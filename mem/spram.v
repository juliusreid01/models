==> flow/design.v <==
module spram #(parameter MEM_DEPTH=16,        
                         MEM_WIDTH=8,         
                         MEM_DELAY=1)         
(input                       clk,     
 output wire [MEM_WIDTH-1:0] rdata,   
 input       [MEM_WIDTH-1:0] wdata,   
 input                       csn,     
 input                       wen,     
 input       [MEM_DEPTH-1:0] addr,    
 input                       mode,    
 input                       synch);  
reg [MEM_DEPTH-1:0][MEM_WIDTH-1:0] mem;         
reg                [MEM_WIDTH-1:0] rdata_int;   
assign rdata = csn ? 'z :                       
               ~wen && mode ? wdata :           
               synch ? rdata_int : mem[addr];   
always @(posedge clk) begin
   if( ~wen && ~csn )begin
      mem[addr] <= #MEM_DELAY wdata;
      rdata_int <= mode == 1'b1 ? wdata : mem[addr];
   end
   else
      rdata_int <= mem[addr];
end
endmodule  
## Tool chain data of spram

What the tools print for spram, step after step.
Lines are those of the file above, counted from 1.
Operators carry their Yosys type and port widths (W data, S select, Z words).
Library cell names are shortened.
Not given: -

- Top module: spram
- Clock port: clk
- Library: sky130hd
- Library corner: tt_025C_1v80

## Word level

Yosys after proc, flatten, opt, wreduce and memory -nomap, before mapping. Enables and synchronous resets that opt folds into registers are not counted as muxes. Memory bits, and registers merged into a memory's read port (data or address), are not among the register bits. Print and check cells are not counted. Equal cells are merged and count once.

- Reductions and logical operators: 2
- Shifts and indexed selects: 3
- Multiplexer cells: 5
- Bitwise operators: 5
- Add/subtract/negate cells: 1

Operators with widths:

| kind | number |
|---|---|
| $and A128 B128 Y128 | 1 |
| $or A128 B128 Y128 | 1 |
| $shiftx A128 B20 Y8 | 1 |
| $not A128 Y128 | 1 |
| $shift A8 B33 Y128 | 1 |
| $shift A8 B33 Y128 const A | 1 |
| $mux W8 | 5 |
| $neg A19 Y33 | 1 |
| $logic_and A1 B1 Y1 | 2 |
| $not A1 Y1 | 2 |

- Output and inout port bits: 8
- Input bits: 29
- Word-level cells: 18
- Register bits after elaboration: 136

## Logic depth

Yosys ltp: most cells in a row. Word level: on the elaborated netlist, between registers, memories and ports. Mapped: between sequential cells and ports; inverters and the memories' decode and read muxes count.

- Word-level depth: 5
- ABC_AREA: 0
- Mapped depth: 11
- Mapped depth without buffers: 8

## After synthesis

The flow's flattened synthesis, as Yosys stat reports it; memories are mapped. The netlist is that of the ABC_AREA named above (0 if unset); the other value can give another one.

Cell types:

| cell type | number | area in all (um2) |
|---|---|---|
| edfxtp_1 | 128 | 3.84E+03 |
| mux2_2 | 124 | 1.4E+03 |
| mux4_2 | 32 | 720.691 |
| nor4_4 | 15 | 319.056 |
| nand2_1 | 58 | 217.709 |
| dfxtp_1 | 8 | 160.154 |
| o211ai_1 | 16 | 120.115 |
| clkbuf_1 | 21 | 78.826 |
| mux2_1 | 6 | 67.565 |
| o21a_1 | 8 | 60.058 |
| o21ai_0 | 11 | 55.053 |
| nor2_1 | 14 | 52.55 |
| or4_1 | 7 | 52.55 |
| nand3_1 | 10 | 50.048 |
| o2111ai_1 | 4 | 35.034 |
| nor4_1 | 5 | 31.28 |
| buf_1 | 8 | 30.029 |
| a2111oi_4 | 1 | 27.526 |

Not listed: further types 27, cells in them 48.

- Mapped area: 7663.6 um2
- Standard cells after synthesis: 524
- Buffer cells: 31
- Flip-flop cells: 136
- Sequential part of the area: 4003.8 um2

## Worst setup path after synthesis

OpenSTA on the mapped netlist: ideal clock, no wires. The path of least setup slack (recovery checks aside). Input and output delay are each 20% of the period. Register names are those of the netlist, which keeps one name where synthesis merged equal registers.

- Path kind: in2reg
- From: input port csn
- To: register mem
- Slack: 3.975 ns
- Clock period: 12.4 ns
- Data arrival time: 7.807 ns
- Setup time: 0.618 ns
- External input delay: 2.480 ns
- Stages: 1
- Path delay: 5.945 ns
- Required time: 11.782 ns
- Buffers on the path: 0
- Time at the first pin: 2.480 ns
- Synthesis period reached: 8.425 ns

"path delay" = arrival - input delay + setup time.
"stages" counts driving pins, that of a launching flip-flop among them; a cell with two outputs on the path counts twice.
"synthesis period reached" = period - worst setup slack (recovery checks aside). The figure is calculated, with input and output delays left at 20% of the set period.
An end named without its bit number is one bit of that signal or, where synthesis recoded a state register, one of its new flip-flops.
The rows between start and end are the longest chain of elaborated cells between them; the timing report does not say that the signal goes this way. Where chains are equally long, one stands for them.
A line is the first line of the expression or statement that the cell stems from. Yosys adds cells for indexed reads and writes and turns some case tables into memories.

- Path through: nor2_1
- Cells in the longest elaborated chain: 2
- Elaborated cells between the ends (all ways): 2
- RTL lines with such cells: 1
- Classes of those cells: logic (1); reduce/logical (1)

Ends and longest elaborated chain, post-synthesis:

| what | RTL line | source |
|---|---|---|
| from (decl) | 7 | `input                       csn,` |
| $not A1 Y1 | 18 | `if( ~wen && ~csn )begin` |
| $logic_and A1 B1 Y1 | 18 |  |
| to (assign) | 19 | `mem[addr] <= #MEM_DELAY wdata;` |
| to (decl) | 12 | `reg [MEM_DEPTH-1:0][MEM_WIDTH-1:0] mem;` |

## Timing after layout

From the final timing report of flow run A: the path of least setup slack in the routed layout; clock arrival at registers is part of the times.

- Path kind: in2out
- From: input port addr[2]
- To: output port rdata[7]
- Output delay: 2.72 ns
- External input delay: 2.72 ns
- Stages: 10
- Clock period: 13.6 ns
- Required time: 10.88 ns
- Buffers on the path: 4
- Data arrival time: 6.19 ns
- Time at the first pin: 2.72 ns
- Slack: 4.69 ns

The rows between start and end are the longest chain of elaborated cells between them; the timing report does not say that the signal goes this way. Where chains are equally long, one stands for them.

- Path through: clkdlybuf4s50_1 > clkbuf_1 > buf_1 > mux4_2 > nand2_1 > nand3_1 > o211ai_1 > o211ai_1 > o21a_1 > clkdlybuf4s50_1
- Cells in the longest elaborated chain: 4
- Elaborated cells between the ends (all ways): 4
- Classes of those cells: shift (1); mux (3)

Ends and longest elaborated chain, after layout:

| what | RTL line | source |
|---|---|---|
| from (decl) | 9 | `input       [MEM_DEPTH-1:0] addr,` |
| $shiftx A128 B20 Y8 | 16 | `synch ? rdata_int : mem[addr];` |
| $mux W8 | 16 |  |
| $mux W8 | 15 | `~wen && mode ? wdata :` |
| $mux W8 | 14 | `assign rdata = csn ? 'z :` |
| to (decl) | 5 | `output wire [MEM_WIDTH-1:0] rdata,` |

--- measured runs ---
Record of 2 stored runs of the RTL-to-layout flow on spram, platform sky130hd. The runs are unordered. Constraints: input delay and output delay 20% of the set period each, output load 0.01 pF.
By "achieved clock period" is meant the clock period of the run minus its worst setup slack. This is arithmetic on one report: input and output delays are still those of the set period (20% each).
"time used up by the worst setup path" is the time allowed to the run's worst setup path (the clock period less input and output delay, where it has them) less its slack. Clock arrival times count: a late capture clock shortens it, a late launch clock lengthens it.
"total power after layout" rests on the timing tool's default activity at the inputs, not on a simulated workload.
Settings: n/a = not set for that run.

| setting or result | flow run A | flow run B |
|---|---|---|
| period_ns | 13.6 | 7.35 |
| CORE_UTILIZATION | 32 | 50 |
| CORE_ASPECT_RATIO | 0.56 | 1.54 |
| CORE_MARGIN | 5 | 10 |
| CELL_PAD_IN_SITES_DETAIL_PLACEMENT | 1 | n/a |
| GPL_TIMING_DRIVEN | 0 | n/a |
| CTS_CLUSTER_SIZE | 44 | n/a |
| CTS_CLUSTER_DIAMETER | 373 | n/a |
| CAP_MARGIN | 40 | 0 |
| SLEW_MARGIN | 30 | 5 |
| MAX_ROUTING_LAYER | met4 | n/a |
| SETUP_SLACK_MARGIN | n/a | -0.61 |
| PLACE_DENSITY_LB_ADDON | n/a | 0.11 |
| TNS_END_PERCENT | n/a | 80 |
| ABC_AREA | n/a | 1 |
| GPL_ROUTABILITY_DRIVEN | n/a | 0 |
| MIN_ROUTING_LAYER | n/a | met1 |
| standard-cell area after layout (um2) | 9197.6 | 8607.0 |
| total power after layout (µW) | 1047 | 1898 |
| time used up by the worst setup path (ns) | 3.47 | 2.90 |
| worst path kind | in2out | in2out |
| total negative slack (ns) | 0.000 | 0.000 |
| die size (um2) | 27274.5 | 20765.7 |
| utilization of the finished layout (%) | 39.0 | 56.9 |
| mapped cell area after synthesis (um2) | 7663.6 | 7651.1 |
| setup slack of the worst path (ns) | 4.694 | 1.513 |
| achieved clock period (ns) | 8.906 | 5.837 |
| smallest hold slack (ns) | 0.567 | 0.542 |
--- end ---
